==> flow/design.v <==
`timescale 1ns / 1ns
module ClockDivider #(parameter PRESCALER = 25_000_000)(
    input clkin,
    output reg clkout
    );
    reg [24:0] count;
    initial begin
        count = 0;
        clkout = 0;
    end
    always @(posedge clkin) begin
        if(count == PRESCALER) begin
            count <=0;
            clkout <= ~clkout;
        end
        else begin
            count <= count + 1;
        end
    end
endmodule
`timescale 1ns / 1ps
module DoubleSevenSegment(
    input clk,
    input [3:0] a,
    input [3:0] b,
    input [3:0] c,
    input [3:0] d,
    output [6:0] out,
    output [0:3] an
    );
    wire sel, sel2;
    wire [3:0] d1, d2, d3;
    ClockDivider #(.PRESCALER(25000)) CDK(
                    .clkin(clk),
                    .clkout(sel)
                    );
    ClockDivider #(.PRESCALER (50001)) CDK1(
                     .clkin(clk),
                    .clkout(sel2)
    );
    MUXarray run1 (.a(a), .b(c), .sel(sel), .o(d1));
    MUXarray run2 (.a(b), .b(d), .sel(sel), .o(d2));
    MUXarray run3 (.a(d1), .b(d2), .sel(sel2), .o(d3));
    NewSevenSegment run4 (.d(d3), .seg(out));
   assign an[0] = ~sel & ~sel2;
   assign an[1] = sel & ~sel2;
   assign an[2] = ~sel & sel2;
   assign an[3] = sel & sel2;
endmodule
`timescale 1ns / 1ps
module FSM(
    input bu, br, bl, bd, reset,
    input [7:0]a,b,
    input clk,
    output reg [15:0]led
    );
    reg[3:0]state;
    initial begin
    state = 0;
    led = 0;
    end
    always @(posedge clk) begin
        case(state)
        4'b0000:begin
            if(bu ==1)begin
                state <=1;
                led <= a+b;
            end
            else if(br ==1)begin
                state <=2;
                led <= a-b;
            end
             else if(bd ==1)begin
                state <=3;
                led <=a*b;
            end
             else if(bl ==1 && b != 0)begin
                state <=4;
                led <=a/b;
            end
            else if(bl ==1 && b == 0)begin
                state <=4;
                led <=0;
            end
            else if(reset == 1)begin
                state <= 0;
                led <= 0;
            end
        end
        4'b0001:begin
            if (bl ==1) begin
                led <= led << 1;
                state <= 5;
            end
            else if(br ==1)begin
                led <= led >> 1;
                state <= 6;
            end
            else if(bd ==1)begin
                led <= a|b;
                state <= 7;
            end
            if(reset ==1)begin
                state <=0;
                led <=0;
                end
        end
        4'b0010:begin
            if(reset ==1)begin
                state <=0;
                led <=0;
            end
            if(reset ==1)begin
                state <=0;
                led <=0;
                end
        end
        4'b0011:begin
            if(bu ==1) begin
                led <=a&b;
                state <= 8;
            end
            if(reset ==1)begin
                state <=0;
                led <=0;
                end
        end
        4'b0100:begin
            if(reset ==1)begin
                state <=0;
                led <=0;
            end
        end
         4'b0101:begin
            if(reset ==1)begin
                state <=0;
                led <=0;
            end
        end
         4'b0110:begin
            if(reset ==1)begin
                state <=0;
                led <=0;
            end
        end
         4'b0111:begin
            if(reset ==1)begin
                state <=0;
                led <=0;
            end
        end
         4'b1000:begin
            if(reset ==1)begin
                state <=0;
                led <=0;
            end
        end
        default:begin
            state <= 0;
            led <=0;
        end
   endcase
   end     
endmodule
`timescale 1ns / 1ps
module MUXarray #(parameter SIZE=4)(
    input [SIZE-1:0] a,
    input [SIZE-1:0] b,
    input sel,
    output [SIZE-1:0] o
    );
    genvar i;
    generate 
        for(i=0; i<SIZE; i=i+1) begin
            MUX m(
                .i({a[i],b[i]}),
                .sel(sel),
                .o(o[i])
                );
        end
    endgenerate 
endmodule
`timescale 1ns / 1ps
module NewSevenSegment(
    input [3:0] d,
    output [6:0] seg
    );
    wire [15:0] o;
    decoder4_16 D(.d(d), .o(o));
    assign seg [0] = ~| (16'hB7EB& o);
    assign seg [1] = ~| (16'hF9E4& o);
    assign seg [2] = ~| (16'hDFF4& o);
    assign seg [3] = ~| (16'hB6DE& o);
    assign seg [4] = ~| (16'hA2BF& o);
    assign seg [5] = ~| (16'h8EFB& o);
    assign seg [6] = ~| (16'h3EF7& o);
endmodule
`timescale 1ns / 1ps
module decoder3_8(
    input [2:0] d,
    input en,
    output reg [7:0] o
    );
always @(*) begin
    if (en) begin
        case (d)
            3'd7: o=8'd1;
            3'd6: o=8'd2;
            3'd5: o=8'd4;
            3'd4: o=8'd8;
            3'd3: o=8'd16;
            3'd2: o=8'd32;
            3'd1: o=8'd64;
            3'd0: o=8'd128;
        endcase
    end
    else
        o=8'd0;
end
endmodule
`timescale 1ns / 1ps
module decoder4_16(
    input [3:0]d,
    output [15:0]o
    );
    wire en1, en2;
    assign en1 = d[3];
    assign en2 = ~d[3];
    decoder3_8 low ( 
        .en(en1),
        .d(d),
        .o(o[7:0])
        );
    decoder3_8 high(
        .en(en2),
        .d(d),
        .o(o[15:8])
        );
endmodule
`timescale 1ns / 1ps
module MUX(
    input [1:0]i,
    input sel,
    output o
    );
    assign o = (sel & i[1]) | (~sel & i[0]);
endmodule
`timescale 1ns / 1ps
module top(
output[15:0]led,
    input [15:0]sw,
    output[6:0]seg,
    input btnC, btnU, btnL, btnR, btnD,
    output [3:0] an,
    input clk
    );
    wire [3:0] bicks;
    assign an = ~bicks;
    FSM tig (.bu(btnU),.br(btnR),.bl(btnL),.bd(btnD),
             .reset(btnC),.a(sw[15:8]),.b(sw[7:0]),.clk(clk),.led(led));
    DoubleSevenSegment biddies (.clk(clk),.a(led[15:12]),.b(led[11:8]),.c(led[7:4]),.d(led[3:0]), .an(bicks), .out(seg));
endmodule
* Tool chain data of top
Tool output for the design above, in the order of the flow.
Lines are those of the file above, counted from 1.
Operators carry their Yosys type and port widths (W data, S select, Z words).
Cell names lack the library's common part.
A cell with - has no value.
- Design top :: top
- Clock input :: clk
- Standard-cell library :: sky130hd
- Library corner :: tt_025C_1v80

* Elaborated design
Counts by Yosys on the flattened word-level netlist (proc, flatten, opt, wreduce; memories kept). Register bits leave out memories and registers merged into their read ports (data or address). Print and check cells are left out.
Memory sizes are those after Yosys's memory passes, which may raise the word count (mostly to a power of two), join words into wider ones and drop unused or constant bits.
- $add $sub $neg :: 4
- $mul :: 1
- Div/mod/pow operators :: 1
- Eq/ne operators :: 12
- Multiplexer cells :: 28
- Bitwise operators :: 45
- Reduce/logical cells :: 21
** Operators with widths (number)
- $mux W16 :: 12
- $div A8 B8 Y16 :: 1
- $mul A8 B8 Y16 :: 1
- $pmux W16 S4 :: 1
- $add A25 B1 Y25 const B :: 2
- $mux W4 :: 12
- $reduce_or A12 Y1 :: 3
- $and A1 B1 Y1 :: 28
- $eq A25 B15 Y1 const B :: 1
- $eq A25 B16 Y1 const B :: 1
- $reduce_or A11 Y1 :: 2
- $reduce_or A10 Y1 :: 2
- $eq A4 B3 Y1 const B :: 4
- $pmux W4 S4 :: 1
- $mux W8 :: 2
- $or A1 B1 Y1 :: 12
- $add A8 B8 Y9 :: 1
- $sub A8 B8 Y9 :: 1
- $eq A4 B2 Y1 const B :: 2
- $and A8 B8 Y8 :: 1
- $or A8 B8 Y8 :: 1
- $logic_not A8 Y1 :: 1
- $reduce_bool A8 Y1 :: 1
- $logic_not A1 Y1 :: 7
- $reduce_or A6 Y1 :: 1
- $ne A5 B5 Y1 const B :: 1
- $eq A4 B1 Y1 const B :: 1
- $eq A4 B4 Y1 const B :: 1
Not listed: further kinds 6, cells in them 8.
- Register bits after elaboration :: 72
- Bits in read-only memories :: 128
- Memories kept :: 2
- Bits of input ports :: 22
- Output and inout bits :: 27
- Cells after elaboration :: 120
** Memory list
- (name not given) :: words 8, bits a word 8, rd ports 1, write ports 0, line 206 : case (d)
- (name not given) :: words 8, bits a word 8, rd ports 1, write ports 0, line 206

* Logic depth
Longest topological path by Yosys (ltp), each cell counted once; first at word level (registers and memories cut), then after technology mapping (sequential cells cut; the memories' decode and read muxes count).
- Depth after elaboration :: 8
- ABC_AREA :: 0
- Mapped depth :: 155
- Gate-level depth less buffers :: 145

* Synthesis result
Source: synth_stat.txt of the flow (Yosys; design flattened, memories mapped). It holds for the ABC_AREA given above (unset counts as 0); a run with the other value may have another netlist.
** Cells by type (number)
- ha_1 :: 166
- dfxtp_1 :: 50
- fa_1 :: 38
- nor2_1 :: 180
- edfxtp_1 :: 22
- a21oi_1 :: 111
- xnor2_1 :: 63
- nand2_1 :: 135
- o21ai_0 :: 85
- inv_1 :: 112
- xor2_1 :: 40
- o21a_1 :: 46
- nor3_1 :: 53
- nand3_1 :: 47
- mux2_2 :: 16
- a21o_1 :: 23
- o31ai_1 :: 19
- clkbuf_1 :: 37
Not listed: further types 83, cells in them 325.
- Mapped cells :: 1568
- Chip area (Yosys) :: 12115.4 um^2
- Area of sequential cells :: 1661.6 um^2
- Flip-flop cells :: 72
The figures by module come from a second, unflattened synthesis with its own total; it is not the netlist above.
- Cells (unflattened synthesis) :: 1572
- Area total of the unflattened synthesis :: 12565.8 um^2
Each row is one instance without its submodules.
** By module
- FSM :: times used 1, cells 1295, area 9793.1 um^2, seq. area 600.6 um^2
- ClockDivider #(PRESCALER=25000) :: times used 1, cells 112, area 1127.3 um^2, seq. area 530.5 um^2
- ClockDivider #(PRESCALER=50001) :: times used 1, cells 109, area 1099.8 um^2, seq. area 530.5 um^2
- decoder3_8 :: times used 2, cells 8, area 96.3 um^2, seq. area 0.0 um^2
- MUX :: times used 12, cells 1, area 15.0 um^2, seq. area 0.0 um^2
- NewSevenSegment :: times used 1, cells 19, area 127.6 um^2, seq. area 0.0 um^2
- DoubleSevenSegment :: times used 1, cells 4, area 26.3 um^2, seq. area 0.0 um^2
- top :: times used 1, cells 4, area 15.0 um^2, seq. area 0.0 um^2
- decoder4_16 :: times used 1, cells 1, area 3.8 um^2, seq. area 0.0 um^2
- MUXarray :: times used 3, cells 0, area 0.0 um^2, seq. area 0.0 um^2

* Timing after synthesis
Path of least setup slack by OpenSTA after synthesis, without wires, with an ideal clock, recovery checks aside; 20% of the period is set as input and as output delay. Where synthesis merged equal registers, the netlist keeps one of their names.
- Path kind :: input to register
- Start :: input sw[1]
- End :: register tig.led[0]
- Clock period :: 36700 ps
- Setup time :: 265 ps
- Arrival :: 32482 ps
- Setup slack :: 3953 ps
- Delay of the path :: 25407 ps
- Driving pins on the path :: 141
- Path buffers :: 10
- Period reached after synthesis :: 32747 ps
"delay of the path" is the arrival time less input delay plus setup time.
"driving pins on the path" counts driving pins, that of a launching flip-flop among them; a cell with two outputs on the path counts twice.
"period reached after synthesis" is the clock period less the worst setup slack; recovery checks do not enter. This is arithmetic on one report: input and output delays are still those of the set period (20% each).
A register here has more assigning lines than the two given.
- Path through :: inv_1 ha_1 o211ai_1 a211o_1 nor2_1 nor2_1 ha_1 o21a_1 o2bb2ai_1 nor2_1 a2bb2oi_1 inv_1 ha_1 a21oi_1 a2bb2oi_1 o21a_1 clkbuf_1 a21oi_1 (+105 left out) inv_1 and3_1 nand4_2 buf_2 nor2_1 a21oi_1 ha_1 a21o_1 a21oi_1 nor2b_1 o21ai_0 nand2b_1 a21oi_1 nor2b_1 o21ai_0 nand3_1 nor2_1 a31oi_1
- Elaborated cells between the ends (all ways) :: 11
** Ends and longest elaborated chain, post-synthesis
- start: declaration :: line 251 : input [15:0]sw,
- end: assignment :: line 67 : led <= a+b;
- end: assignment :: line 71 : led <= a-b;
- end: declaration :: line 55 : output reg [15:0]led
No chain of elaborated cells between the ends is given.

* Path in the finished layout
Path of least setup slack in the final report of run A (OpenROAD, finished layout, wires in). Where an end is a register, its clock arrival counts in the times.
The report prints the path's times to 10 ps; the period is as set.
- Path kind :: input to register
- Start :: input sw[2]
- End :: register tig.led[0]
- Clock period :: 45500 ps
- Setup time :: 270 ps
- Arrival :: 39010 ps
- Setup slack :: 6550 ps
- Driving pins on the path :: 133
- Path buffers :: 2
A register here has more assigning lines than the two given.
- Path through :: clkdlybuf4s50_1 inv_1 buf_4 ha_1 o211ai_1 a211o_1 nor2_1 nor2_1 ha_1 o21a_1 o2bb2ai_1 nor2_1 a2bb2oi_1 inv_1 ha_1 a21oi_1 a2bb2oi_1 o21ai_0 (+97 left out) a21o_1 inv_1 and3_1 nand4_2 nor2_1 a21oi_1 ha_1 a21o_1 a21oi_1 nor2b_1 o21ai_0 nand2b_1 a21oi_1 nor2b_1 o21ai_0 nand3_1 nor2_1 a31oi_1
- Elaborated cells between the ends (all ways) :: 11
** Ends and longest elaborated chain, post-layout
- start: declaration :: line 251 : input [15:0]sw,
- end: assignment :: line 67 : led <= a+b;
- end: assignment :: line 71 : led <= a-b;
- end: declaration :: line 55 : output reg [15:0]led
No chain of elaborated cells between the ends is given.

Record of 2 stored runs of the RTL-to-layout flow on top, platform sky130hd. The runs are unordered. Constraints: input delay and output delay 20% of the set period each, output load 0.01 pF.
By "period achieved" is meant the clock period of the run minus its worst setup slack. This is arithmetic on one report: input and output delays are still those of the set period (20% each).
"critical setup path time" = time allowed to the worst setup path (clock period - input delay - output delay, where it has them) - its slack; a late launch clock adds to it, a late capture clock takes from it.
"power": no workload was simulated; the value follows from the tool's default switching activity.
"critical setup path time" is given in steps of 10 ps.

* Run A
** Files
==> flow/run.sh <==
#!/bin/bash
# the make line also repeats the synthesis and layout settings of config.mk as NAME=value (left out here)
make -C /OpenROAD-flow-scripts/flow DESIGN_CONFIG=/design/flow/config.mk WORK_HOME=/design/flow/orfs CLKGATE_MAP_FILE= finish
==> flow/config.mk <==
export PLATFORM = sky130hd
export DESIGN_NAME = top
export DESIGN_NICKNAME = top
export VERILOG_FILES = /design/flow/design.v
export SDC_FILE = /design/flow/constraint.sdc
export NUM_CORES = 4
export LEC_CHECK = 0
export CAP_MARGIN = 20
export CORE_MARGIN = 2
export CORE_UTILIZATION = 40
export SLEW_MARGIN = 20
==> flow/constraint.sdc <==
create_clock -name core_clock -period 45.5 [get_ports {clk}]
set_input_delay 9.1000 -clock core_clock [delete_from_list [all_inputs] [get_ports {clk}]]
set_output_delay 9.1000 -clock core_clock [all_outputs]
set_load 0.01 [all_outputs]
** Results
- Overall die area :: 31,696.5 um^2
- Critical setup path time :: 29,850 ps
- Worst setup path kind :: input to register
- Power :: 1,063 uW
- Period achieved :: 38,946 ps
- Standard-cell area after layout :: 13,342.8 um^2
- Synthesized cell area :: 12,115.4 um^2
- Setup slack of the worst path :: 6,554 ps
- Post-route worst hold slack :: 482 ps

* Run B
** Files
==> flow/run.sh <==
#!/bin/bash
# the make line also repeats the synthesis and layout settings of config.mk as NAME=value (left out here)
make -C /OpenROAD-flow-scripts/flow DESIGN_CONFIG=/design/flow/config.mk WORK_HOME=/design/flow/orfs CLKGATE_MAP_FILE= finish
==> flow/config.mk <==
export PLATFORM = sky130hd
export DESIGN_NAME = top
export DESIGN_NICKNAME = top
export VERILOG_FILES = /design/flow/design.v
export SDC_FILE = /design/flow/constraint.sdc
export NUM_CORES = 4
export LEC_CHECK = 0
export CAP_MARGIN = 20
export CORE_MARGIN = 2
export CORE_UTILIZATION = 68
export CTS_CLUSTER_DIAMETER = 102
export CTS_CLUSTER_SIZE = 67
export GPL_ROUTABILITY_DRIVEN = 1
export MIN_ROUTING_LAYER = met1
export PLACE_DENSITY = 0.42
export SLEW_MARGIN = 20
export TNS_END_PERCENT = 35
==> flow/constraint.sdc <==
create_clock -name core_clock -period 35.8 [get_ports {clk}]
set_input_delay 7.1600 -clock core_clock [delete_from_list [all_inputs] [get_ports {clk}]]
set_output_delay 7.1600 -clock core_clock [all_outputs]
set_load 0.01 [all_outputs]
** Results
- Overall die area :: 18,900.8 um^2
- Critical setup path time :: 26,990 ps
- Worst setup path kind :: input to register
- Power :: 1,383 uW
- Period achieved :: 34,154 ps
- Standard-cell area after layout :: 13,356.6 um^2
- Synthesized cell area :: 12,115.4 um^2
- Setup slack of the worst path :: 1,646 ps
- Post-route worst hold slack :: 462 ps
